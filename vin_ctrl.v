==> flow/design.v <==
`timescale 1ns / 1ps
module vin_ctrl
(
    input vin_clk,
    input rst_n,
    input frame_sync_n,
    input [15:0] vin_dat,
    input vin_valid,
    input vout_ready,
    input [15:0] vin_xres,
    input [15:0] vin_yres,
    output reg wr_valid,
    output [15:0] vin_wr_x,
    output [15:0] vin_wr_y,
    output [15:0] vin_wr_dat
);
reg [15:0] vin_x;
reg [15:0] vin_y;
reg ini_stat;
always @(posedge vin_clk) begin
    if(~frame_sync_n || ~rst_n) begin
        vin_x <= 0;
        vin_y <= 0;
    end
    else 
        if(vin_valid && vout_ready) begin
            if(ini_stat) begin
                vin_x <= 0;
            end
            else begin
                if(vin_valid && vout_ready) begin
                    if(vin_x < vin_xres - 1) begin
                        vin_x <= vin_x + 1;
                    end
                    else begin
                        vin_x <= 0;
                        vin_y <= vin_y + 1;
                    end
                end
                else begin
                    vin_x <= 0;
                    vin_y <= 0;
                end
            end
        end
end
always @(posedge vin_clk) begin
    if(~frame_sync_n || ~rst_n) begin
        ini_stat <= 1;
    end
    else 
        if(vin_valid && vout_ready) begin
            if(ini_stat) begin
                ini_stat <= 0;
            end
        end
        else
            ini_stat <= 1;
end
always @(*) begin
    if(~frame_sync_n || ~rst_n)
        wr_valid <= 0;
    else begin
        if(vin_valid && vout_ready) begin
            if(vin_y <= vin_yres - 1)
                wr_valid <= 1;
            else
                wr_valid <= 0;
        end
        else
            wr_valid <= 0;
    end
end
assign vin_wr_y = vin_y;
assign vin_wr_x = vin_x;
assign vin_wr_dat = vin_dat;
endmodule
# ---- Reports on vin_ctrl
# What the tools print for vin_ctrl, step after step.
# Lines are those of the file above, counted from 1.
# Not given: --
dict set report setup {
  top_module {vin_ctrl}
  clk_port {vin_clk}
  lib {sky130hd}
  lib_corner {tt_025C_1v80}
}

# ---- Elaborated design
# Source: Yosys, flattened and elaborated, memories not mapped. Widths are those after wreduce. Registers that Yosys merges into a memory's read port (data or address) are not register bits. Print and check cells do not count. Equal cells are merged and count once.
dict set report word_totals {
  ram_bits 0
  word_cells 23
  latch_bits 0
  clocked_rd_ports_x_width 0
  in_bits 53
  out_inout_bits 49
  romBits 0
  regBits 33
  memories 0
}
dict set report op_classes {
  div 0
  equal 0
  reduce_logical 4
  mux 5
  n_logic 5
  addsub 4
  n_mul 0
  shifts 0
  n_cmp 2
}
# op count
set ops {}
lappend ops {{16-bit by 1-bit subtractor with 17-bit output (second input constant)} 2}
lappend ops {{16-bit by 1-bit adder with 16-bit output (second input constant)} 2}
lappend ops {{16-bit by 32-bit <= comparator with 1-bit output} 1}
lappend ops {{16-bit by 32-bit less-than comparator with 1-bit output} 1}
lappend ops {{16-bit two-way mux} 2}
lappend ops {{1-bit NOT} 5}
lappend ops {{3-bit AND reduction} 1}
lappend ops {{1-bit two-way mux} 3}
lappend ops {{2-bit OR reduction} 1}
lappend ops {{1-bit logical AND} 1}
lappend ops {{1-bit logical OR} 1}

# ---- Depth
# Yosys ltp: most cells in a row. Word level: on the elaborated netlist, between registers, memories and ports. Mapped: between sequential cells and ports; inverters and the memories' decode and read muxes count.
dict set report logic_depth {
  word_depth 5
  abc_area 0
  mapped_depth 15
  depth_no_buf 13
}

# ---- Mapped cells and area
# The flow's flattened synthesis, as Yosys stat reports it; memories are mapped. The netlist is that of the ABC_AREA named above (0 if unset); the other value can give another one.
# cell_type count area_total_um2
set types {}
lappend types {sky130_fd_sc_hd__dfxtp_1 33 660.634}
lappend types {sky130_fd_sc_hd__ha_1 35 437.92}
lappend types {sky130_fd_sc_hd__nand2_1 53 198.941}
lappend types {sky130_fd_sc_hd__xnor2_1 22 192.685}
lappend types {sky130_fd_sc_hd__buf_4 17 127.622}
lappend types {sky130_fd_sc_hd__a21oi_1 21 105.101}
lappend types {sky130_fd_sc_hd__o31ai_1 13 97.594}
lappend types {sky130_fd_sc_hd__xor2_1 10 87.584}
lappend types {sky130_fd_sc_hd__o21ai_0 16 80.077}
lappend types {sky130_fd_sc_hd__nor2_1 21 78.826}
lappend types {sky130_fd_sc_hd__o211ai_1 9 67.565}
lappend types {sky130_fd_sc_hd__nor4_1 10 62.56}
lappend types {sky130_fd_sc_hd__or4_1 8 60.058}
lappend types {sky130_fd_sc_hd__nand4_1 9 56.304}
lappend types {sky130_fd_sc_hd__nor3_1 11 55.053}
lappend types {sky130_fd_sc_hd__o221ai_1 6 52.55}
lappend types {sky130_fd_sc_hd__nand3_1 10 50.048}
lappend types {sky130_fd_sc_hd__or4_2 5 43.792}
# Not listed: further types 37, cells in them 82.
dict set report mapped {
  mapped_area_um2 3145.5
  flip_flops 33
  buffers 27
  cell_count 391
  seq_area_um2 660.6
}

# ---- Timing after synthesis
# Source: OpenSTA report_checks on the synthesized netlist (no wires, ideal clock, input and output delay 20% of the period each), path of least setup slack; recovery checks are left aside. Register names are those of the netlist, which keeps one name where synthesis merged equal registers.
dict set report synth_path {
  kind {input-to-output}
  from {input vin_yres[0]}
  to {output wr_valid}
  driving_pins 13
  arrival_time_ns 3.465
  delay_ns 2.553
  path_slack_ns 0.183
  t_first_pin_ns 0.912
  out_delay_ns 0.912
  period_ns 4.56
  input_delay_ns 0.912
  path_buffers 0
  required_ns 3.648
  period_less_setup_slack_ns 4.377
}
# "delay_ns" = arrival - input delay + setup time.
# A path that ends at an output port has no setup time.
# "driving_pins" counts driving pins, that of a launching flip-flop among them; a cell with two outputs on the path counts twice.
# "period_less_setup_slack_ns" is the clock period less the worst setup slack; recovery checks do not enter. This is arithmetic on one report: input and output delays are still those of the set period (20% each).
# Between the ends stands the longest chain of elaborated cells between them, by number of cells; it is not shown to be the way that was timed. Of several equally long chains one is given.
# A line is the first line of the expression or statement that the cell stems from. Yosys adds cells for indexed reads and writes and turns some case tables into memories.
dict set report synth_via {
  cell_sequence {sky130_fd_sc_hd__inv_1 > sky130_fd_sc_hd__ha_1 > sky130_fd_sc_hd__nand3b_1 > sky130_fd_sc_hd__or3_1 > sky130_fd_sc_hd__nor3_1 > sky130_fd_sc_hd__xnor2_1 > sky130_fd_sc_hd__ha_1 > sky130_fd_sc_hd__nand2_1 > sky130_fd_sc_hd__or2_2 > sky130_fd_sc_hd__or4_1 > sky130_fd_sc_hd__o21ai_0 > sky130_fd_sc_hd__a21oi_1 > sky130_fd_sc_hd__o22ai_1}
  elab_chain_len 5
  cone_cells 5
  cone_lines 3
  cone_classes {add/sub: 1; compare: 1; mux: 3}
}
# item line_no
set synth_rtl {}
lappend synth_rtl {{start: declaration} 11} ;# input [15:0] vin_yres,
lappend synth_rtl {{16-bit by 1-bit subtractor with 17-bit output} 65} ;# if(vin_y <= vin_yres - 1)
lappend synth_rtl {{16-bit by 32-bit <= comparator with 1-bit output} 65}
lappend synth_rtl {{1-bit two-way mux} 65}
lappend synth_rtl {{1-bit two-way mux} 64} ;# if(vin_valid && vout_ready) begin
lappend synth_rtl {{1-bit two-way mux} 61} ;# if(~frame_sync_n || ~rst_n)
lappend synth_rtl {{end: declaration} 12} ;# output reg wr_valid,

# ---- Path in the finished layout
# Path of least setup slack in the final report of flow run 1 (OpenROAD, finished layout, wires in). Where an end is a register, its clock arrival counts in the times.
dict set report layout_path {
  kind {input-to-output}
  from {input vin_yres[0]}
  to {output wr_valid}
  period_ns 7.83
  required_ns 6.26
  path_buffers 2
  t_first_pin_ns 1.57
  out_delay_ns 1.57
  input_delay_ns 1.57
  driving_pins 15
  path_slack_ns 0.95
  arrival_time_ns 5.31
}
# Between the ends stands the longest chain of elaborated cells between them, by number of cells; it is not shown to be the way that was timed. Of several equally long chains one is given.
dict set report layout_via {
  cell_sequence {sky130_fd_sc_hd__clkdlybuf4s50_1 > sky130_fd_sc_hd__inv_1 > sky130_fd_sc_hd__ha_1 > sky130_fd_sc_hd__nand3b_1 > sky130_fd_sc_hd__or3_1 > sky130_fd_sc_hd__nor3_1 > sky130_fd_sc_hd__xnor2_1 > sky130_fd_sc_hd__ha_1 > sky130_fd_sc_hd__nand2_1 > sky130_fd_sc_hd__or2_2 > sky130_fd_sc_hd__or4_1 > sky130_fd_sc_hd__o21ai_0 > sky130_fd_sc_hd__a21oi_1 > sky130_fd_sc_hd__o22ai_1 > sky130_fd_sc_hd__clkdlybuf4s50_1}
  elab_chain_len 5
  cone_cells 5
  cone_lines 3
  cone_classes {add/sub: 1; compare: 1; mux: 3}
}
# item line_no
set layout_rtl {}
lappend layout_rtl {{start: declaration} 11} ;# input [15:0] vin_yres,
lappend layout_rtl {{16-bit by 1-bit subtractor with 17-bit output} 65} ;# if(vin_y <= vin_yres - 1)
lappend layout_rtl {{16-bit by 32-bit <= comparator with 1-bit output} 65}
lappend layout_rtl {{1-bit two-way mux} 65}
lappend layout_rtl {{1-bit two-way mux} 64} ;# if(vin_valid && vout_ready) begin
lappend layout_rtl {{1-bit two-way mux} 61} ;# if(~frame_sync_n || ~rst_n)
lappend layout_rtl {{end: declaration} 12} ;# output reg wr_valid,

; Record of 2 stored runs of the RTL-to-layout flow on vin_ctrl, platform sky130hd. The runs are unordered. Constraints: input delay and output delay 20% of the set period each, output load 0.01 pF.
; "worstPathTime_ns" is the time allowed to the run's worst setup path (the clock period less input and output delay, where it has them) less its slack. Clock arrival times count: a late capture clock shortens it, a late launch clock lengthens it.
; "design_power_uw" is the tool's figure for a default switching activity; nothing was simulated.

[flow run 1: settings]
period_ns = 7.83
CORE_UTILIZATION = 59
SETUP_SLACK_MARGIN = 0.58
PLACE_DENSITY_LB_ADDON = 0.01
CORE_MARGIN = 5
ABC_AREA = 0
CTS_CLUSTER_SIZE = 69
CTS_CLUSTER_DIAMETER = 175
SLEW_MARGIN = 0
MIN_ROUTING_LAYER = met2
CAP_MARGIN = 20
[flow run 1: results]
die_area_um2 = 6891.5
layout_utilization_pct = 74.1
ws_setup_ns = 0.950
synth_chip_area_um2 = 3145.5
tns_ns = 0.000
design_power_uw = 364.1
worstPathTime_ns = 3.75
worst_path_kind = input-to-output

[flow run 2: settings]
period_ns = 2.98
CORE_UTILIZATION = 24
SETUP_SLACK_MARGIN = 0.09
CORE_MARGIN = 8
CELL_PAD_IN_SITES_GLOBAL_PLACEMENT = 2
CELL_PAD_IN_SITES_DETAIL_PLACEMENT = 2
TNS_END_PERCENT = 100
ABC_AREA = 1
CAP_MARGIN = 15
SLEW_MARGIN = 20
MAX_ROUTING_LAYER = met4
[flow run 2: results]
die_area_um2 = 18554.5
layout_utilization_pct = 40.1
ws_setup_ns = -0.399
synth_chip_area_um2 = 3468.3
tns_ns = -0.399
design_power_uw = 1316
worstPathTime_ns = 2.19
worst_path_kind = input-to-output
